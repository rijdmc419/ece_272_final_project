==> flow/design.v <==
module SIPO #(parameter N = 10) (input logic in, clk, res,
										   output logic [N-1:0] out);
				logic [3:0] count;
				logic [N-1: 0] inter, previous;
				logic trigger;
				always_ff @ (negedge clk)
				begin 
					if ((count == N) | res)
					begin
						count <= 0;
					end
					else
					begin
						inter[count] <= in;
						count = count + 1;
					end
				end
				assign trigger = (previous[8:1] == 8'hF0);
				assign previous = inter;
				always_comb
				case(trigger)
				0: out = inter;
				1: out = 10'b0;
				endcase
endmodule
Tool chain data of SIPO. Tool output for the design above, in the order of the flow. Lines are those of the file above, counted from 1. Cell names lack the library's common part. Not given: --

Top module: SIPO. Clock: clk. Cell library: sky130hd. Timing corner: tt_025C_1v80.

After elaboration. Counts by Yosys on the flattened word-level netlist (proc, flatten, opt, wreduce; memories kept). Register bits leave out memories and registers merged into their read ports (data or address); mux counts leave out enables and synchronous resets folded into registers. Print and check cells are left out. Cells with the same type and inputs are merged into one.

The entry for equality and inequality tests reads 2. For mux-type cells the number is 1. The entry for shifts and indexed selects reads 2. For bitwise gates (word level) the number is 5. Add/sub/neg operators: 2.

Operators with widths (number): 10-bit case mux with 2-bit select (1); 1-bit by 5-bit variable shift with 10-bit output (1); 1-bit by 5-bit variable shift with 10-bit output with constant A (1); 10-bit bitwise AND (1); 10-bit OR (1); 10-bit inverter (1); 8-bit == test with constant B (1); 4-bit negator with 5-bit output (1); 4-bit by 1-bit adder with 4-bit output with constant B (1); 4-bit == test with constant B (1); 1-bit OR (1); 1-bit inverter (1).

The figure for output and inout port bits is 10. The entry for register bits reads 14. For elaborated cells the number is 14.

Longest topological paths. Longest topological path by Yosys (ltp), each cell counted once; first at word level (registers and memories cut), then after technology mapping (sequential cells cut; the memories' decode and read muxes count).

For depth in word-level cells the number is 5. The entry for ABC_AREA reads 0. Under mapped depth stands 7.

After synthesis. Source: synth_stat.txt of the flow (Yosys; design flattened, memories mapped). It holds for the ABC_AREA given above (unset counts as 0); a run with the other value may have another netlist. The area totals of this step are shown rounded.

Cells by type (number): edfxtp_1 (10); dfxtp_1 (4); ha_1 (6); a21boi_0 (4); a32o_1 (3); nand2_1 (8); o41ai_4 (1); xnor2_1 (3); nor2b_1 (4); buf_6 (2); inv_1 (6); nor2_1 (6); and3_1 (3); a22o_1 (2); o2bb2ai_1 (2); clkbuf_1 (4); mux2_4 (1); nand3_1 (3).

Other cell types: 17; their cells: 24.

Under standard cells after synthesis stands 96. For synthesis area the number is 0.00096 mm^2. Mapped flip-flops: 14. Under buffers stands 8.

Measured data: module SIPO, platform sky130hd, 2 stored runs of the flow under differing settings, order arbitrary. Input and output delays are each 20% of the period that was set; the output load is 0.01 pF. By "total power of the final layout" is meant OpenSTA's value without simulated activity: inputs other than the clock are taken to toggle once in ten clock periods, and the tool carries that through the logic. Values from the reports are rounded here.

Files of run 1:
==> flow/run.sh <==
#!/bin/bash
# the make line also repeats the synthesis and layout settings of config.mk as NAME=value (left out here)
make -C /OpenROAD-flow-scripts/flow DESIGN_CONFIG=/design/flow/config.mk WORK_HOME=/design/flow/orfs CLKGATE_MAP_FILE= finish
==> flow/config.mk <==
export PLATFORM = sky130hd
export DESIGN_NAME = SIPO
export DESIGN_NICKNAME = SIPO
export VERILOG_FILES = /design/flow/design.v
export SDC_FILE = /design/flow/constraint.sdc
export NUM_CORES = 4
export LEC_CHECK = 0
export ABC_AREA = 0
export CAP_MARGIN = 10
export CORE_MARGIN = 2
export CORE_UTILIZATION = 72
export CTS_CLUSTER_DIAMETER = 270
export CTS_CLUSTER_SIZE = 99
export PLACE_DENSITY = 0.88
export SETUP_SLACK_MARGIN = 0.8
export SLEW_MARGIN = 20
==> flow/constraint.sdc <==
create_clock -name core_clock -period 2.91 [get_ports {clk}]
set_input_delay 0.5820 -clock core_clock [delete_from_list [all_inputs] [get_ports {clk}]]
set_output_delay 0.5820 -clock core_clock [all_outputs]
set_load 0.01 [all_outputs]

Outcome of run 1: no final report: clock tree synthesis broke off with DPL-0038.

Files of run 2:
==> flow/run.sh <==
#!/bin/bash
# the make line also repeats the synthesis and layout settings of config.mk as NAME=value (left out here)
make -C /OpenROAD-flow-scripts/flow DESIGN_CONFIG=/design/flow/config.mk WORK_HOME=/design/flow/orfs CLKGATE_MAP_FILE= finish
==> flow/config.mk <==
export PLATFORM = sky130hd
export DESIGN_NAME = SIPO
export DESIGN_NICKNAME = SIPO
export VERILOG_FILES = /design/flow/design.v
export SDC_FILE = /design/flow/constraint.sdc
export NUM_CORES = 4
export LEC_CHECK = 0
export ABC_AREA = 0
export CAP_MARGIN = 20
export CORE_MARGIN = 2
export CORE_UTILIZATION = 53
export CTS_CLUSTER_SIZE = 32
export MAX_ROUTING_LAYER = met5
export MIN_ROUTING_LAYER = met1
export PLACE_DENSITY_LB_ADDON = 0.21
export SLEW_MARGIN = 20
export TNS_END_PERCENT = 90
==> flow/constraint.sdc <==
create_clock -name core_clock -period 3.81 [get_ports {clk}]
set_input_delay 0.7620 -clock core_clock [delete_from_list [all_inputs] [get_ports {clk}]]
set_output_delay 0.7620 -clock core_clock [all_outputs]
set_load 0.01 [all_outputs]

Results of run 2. The synthesis area is 0.00096 mm^2. The die area stands at 0.0022 mm^2. The measured standard-cell area after layout is 0.0013 mm^2. The utilization after routing stands at 75 %. The setup slack of the critical path stands at -0.54 ns. The measured total negative setup slack is -2.8 ns. For the final worst hold slack the run shows 0.58 ns. The total power of the final layout comes to 470 uW.
