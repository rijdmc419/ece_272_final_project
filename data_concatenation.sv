==> flow/design.v <==
module data_concatenation( input logic data,
									input logic clk,
									input logic [3:0] counter,
									output logic [7:0] y);
			logic [7:0] a;					
	always_ff @(posedge clk) 
		if (counter == 11) 
			 a <= 0; 
		else if(counter == 1 | counter == 11)
			 a <= a;
		else if (counter == 10)
			 y <= a;
		else
			 a[counter-1] <= data;
endmodule
Tool chain data of data_concatenation
Tool output for the design above, in the order of the flow. Lines are those of the file above, counted from 1. Operators carry their Yosys type and port widths (W data, S select, Z words). Library cell names are shortened. A cell with - has no value.

Top: data_concatenation. Clock input: clk. Standard-cell library: sky130hd. Corner: tt_025C_1v80.

Word level
Yosys after proc, flatten, opt, wreduce and memory -nomap, before mapping. Enables and synchronous resets that opt folds into registers are not counted as muxes. Memory bits, and registers merged into a memory's read port (data or address), are not among the register bits. Print and check cells are not counted. Equal cells are merged and count once.

The entry for $add $sub $neg reads 2. Under eq/ne operators stands 3. Under shift-type cells stands 2. The figure for bitwise operators is 7. Under reduce/logical cells stands 2.

Operators by type and width (number): $shift A1 B33 Y8 (1); $shift A1 B33 Y8 const A (1); $neg A32 Y33 (1); $eq A4 B4 Y1 const B (2); $and A8 B8 Y8 (1); $or A8 B8 Y8 (1); $not A8 Y8 (1); $sub A4 B1 Y5 const B (1); $eq A4 B1 Y1 const B (1); $not A1 Y1 (3); $reduce_and A3 Y1 (1); $reduce_and A2 Y1 (1); $or A1 B1 Y1 (1).

The entry for register bits after elaboration reads 16. The entry for bits of input ports reads 6. For output and inout port bits the number is 8. Under word-level cells stands 18.

Longest topological paths
Longest topological path by Yosys (ltp), each cell counted once; first at word level (registers and memories cut), then after technology mapping (sequential cells cut; the memories' decode and read muxes count).

The entry for word-level depth reads 6. The figure for ABC_AREA is 0. The figure for depth in mapped cells is 14. The entry for depth with buffers taken out reads 13.

After synthesis
Source: synth_stat.txt of the flow (Yosys; design flattened, memories mapped). It holds for the ABC_AREA given above (unset counts as 0); a run with the other value may have another netlist.

Cell types: edfxtp_1 (number 8, total area 240.23 um^2); dfxtp_1 (number 8, total area 160.154 um^2); ha_1 (number 12, total area 150.144 um^2); nand2_1 (number 14, total area 52.55 um^2); mux2i_1 (number 5, total area 50.048 um^2); nor4bb_1 (number 4, total area 40.038 um^2); nor2_1 (number 10, total area 37.536 um^2); a21oi_1 (number 4, total area 20.019 um^2); nand3_1 (number 4, total area 20.019 um^2); o21ai_0 (number 4, total area 20.019 um^2); and3_1 (number 3, total area 18.768 um^2); inv_1 (number 5, total area 18.768 um^2); nand4b_1 (number 2, total area 17.517 um^2); o41ai_1 (number 2, total area 17.517 um^2); xnor2_2 (number 1, total area 16.266 um^2); xor2_2 (number 1, total area 16.266 um^2); a311oi_2 (number 1, total area 15.014 um^2); nand3b_1 (number 2, total area 15.014 um^2).

Not listed: further types 18, cells in them 21.

For cell count the number is 111. The figure for synthesis area is 1088.5 um^2. Area of sequential cells: 400.4 um^2. Flip-flops: 16. The figure for buffers is 3.

Worst setup path after synthesis
OpenSTA on the mapped netlist: ideal clock, no wires. The path of least setup slack (recovery checks aside). Input and output delay are each 20% of the period. Register names are those of the netlist, which keeps one name where synthesis merged equal registers.

Path kind: in2reg. Start point: input port counter[0]. End point: register a[2]. Under period stands 3.24 ns. The entry for input delay reads 0.648 ns. The figure for library setup time is 0.130 ns. Time at the first pin: 0.648 ns. The entry for data arrival time reads 3.003 ns. The entry for data required time reads 3.110 ns. The figure for slack is 0.107 ns. Path delay: 2.485 ns. For stages on the path the number is 10. The entry for path buffers reads 1. For synthesis period reached the number is 3.133 ns.

"path delay" = arrival - input delay + setup time. "stages on the path": output pins that drive a net of the path, with the launching flip-flop's if there is one; two outputs of one cell count as two. "synthesis period reached" is the clock period less the worst setup slack; recovery checks do not enter. This is arithmetic on one report: input and output delays are still those of the set period (20% each). Between the ends stands the longest chain of elaborated cells between them, by number of cells; it is not shown to be the way that was timed. Of several equally long chains one is given. Each line given opens the expression or statement behind the cell; cells for indexed reads and writes are added by Yosys, which also makes memories of some case tables. Lines with a computed index may be missing from the assigning lines.

Cell sequence: inv_1 -> ha_1 -> or3b_2 -> ha_1 -> nor4bb_1 -> and4_1 -> clkbuf_1 -> o21ai_1 -> o41ai_1 -> a21oi_1. The figure for length of the longest elaborated chain is 6. For elaborated cells between the ends (all ways) the number is 14. Classes of those cells: add/sub: 2; eq/ne: 3; shift: 2; logic: 6; reduce/logical: 1.

RTL lines, path post-synthesis: from (decl) (line 3) `input logic [3:0] counter,`; $sub A4 B1 Y5 (line 14) `a[counter-1] <= data;`; $neg A32 Y33 (line 14); $shift A1 B33 Y8 (line 14); $not A8 Y8 (line 14); $and A8 B8 Y8 (line 14); $or A8 B8 Y8 (line 14); to (assign) (line 8) `a <= 0;`; to (assign) (line 10) `a <= a;`; to (decl) (line 5) `logic [7:0] a;`.

Path in the finished layout
From the final timing report of run A: the path of least setup slack in the routed layout; clock arrival at registers is part of the times.

Path kind: in2reg. Start point: input port counter[3]. End point: register a[6]. Under period stands 3.24 ns. The entry for input delay reads 0.65 ns. The figure for library setup time is 0.12 ns. Time at the first pin: 0.65 ns. The entry for data arrival time reads 3.10 ns. The entry for data required time reads 3.36 ns. The figure for slack is 0.27 ns. For stages on the path the number is 12. The entry for path buffers reads 3.

Between the ends stands the longest chain of elaborated cells between them, by number of cells; it is not shown to be the way that was timed. Of several equally long chains one is given. Lines with a computed index may be missing from the assigning lines.

Cell sequence: clkdlybuf4s50_1 -> buf_4 -> nand2_1 -> nor2_1 -> o21ai_2 -> ha_1 -> nor4bb_1 -> and4_1 -> buf_4 -> o21ai_2 -> o41ai_2 -> a21oi_1. The figure for length of the longest elaborated chain is 6. For elaborated cells between the ends (all ways) the number is 14. Classes of those cells: add/sub: 2; eq/ne: 3; shift: 2; logic: 6; reduce/logical: 1.

RTL lines, path after layout: from (decl) (line 3) `input logic [3:0] counter,`; $sub A4 B1 Y5 (line 14) `a[counter-1] <= data;`; $neg A32 Y33 (line 14); $shift A1 B33 Y8 (line 14); $not A8 Y8 (line 14); $and A8 B8 Y8 (line 14); $or A8 B8 Y8 (line 14); to (assign) (line 8) `a <= 0;`; to (assign) (line 10) `a <= a;`; to (decl) (line 5) `logic [7:0] a;`.

Hand-over note for data_concatenation

Below are 2 stored runs of the flow (Yosys, OpenROAD; platform sky130hd) on data_concatenation, each with its settings and what was measured, unordered. Constraints: input delay and output delay 20% of the set period each, output load 0.01 pF. "period achieved" = clock period - worst setup slack. The figure is calculated, with input and output delays left at 20% of the set period. "worst setup path time" = time allowed to the worst setup path (clock period - input delay - output delay, where it has them) - its slack; a late launch clock adds to it, a late capture clock takes from it. "total power of the final layout" rests on the timing tool's default activity at the inputs, not on a simulated workload.

Run A has these settings: period_ns 3.24; CORE_UTILIZATION 18; CAP_MARGIN 20; CORE_MARGIN 2; SLEW_MARGIN 20. The worst hold slack in the final report comes to 0.428 ns. The measured utilization is 0.263. The netlist area reported by Yosys stands at 1088.5 um^2. The measured die outline area is 6685.5 um^2. The period achieved is 2.974 ns. The worst setup path time comes to 2.33 ns. Worst path kind: in2reg. The worst slack on setup checks stands at 0.266 ns. The measured standard-cell area after layout is 1547.7 um^2. The total negative slack on setup checks is 0.000 ns. For the total power of the final layout the run shows 517.4 uW.

Run B has these settings: period_ns 1.87; CORE_UTILIZATION 18; SETUP_SLACK_MARGIN 0.37; PLACE_DENSITY_LB_ADDON 0.18; CELL_PAD_IN_SITES_DETAIL_PLACEMENT 0; ABC_AREA 1; GPL_ROUTABILITY_DRIVEN 0; SLEW_MARGIN 0; MAX_ROUTING_LAYER met4; CAP_MARGIN 20; CORE_MARGIN 2. The measured utilization is 0.32. The period achieved is 2.274 ns. The measured standard-cell area after layout is 2021.9 um^2. The netlist area reported by Yosys stands at 1162.4 um^2. The worst slack on setup checks stands at -0.404 ns. The total negative slack on setup checks is -2.929 ns. For the total power of the final layout the run shows 1082 uW. The worst hold slack in the final report comes to 0.430 ns. The worst setup path time comes to 1.90 ns. Worst path kind: in2reg. The measured die outline area is 7116.6 um^2.

End of note.
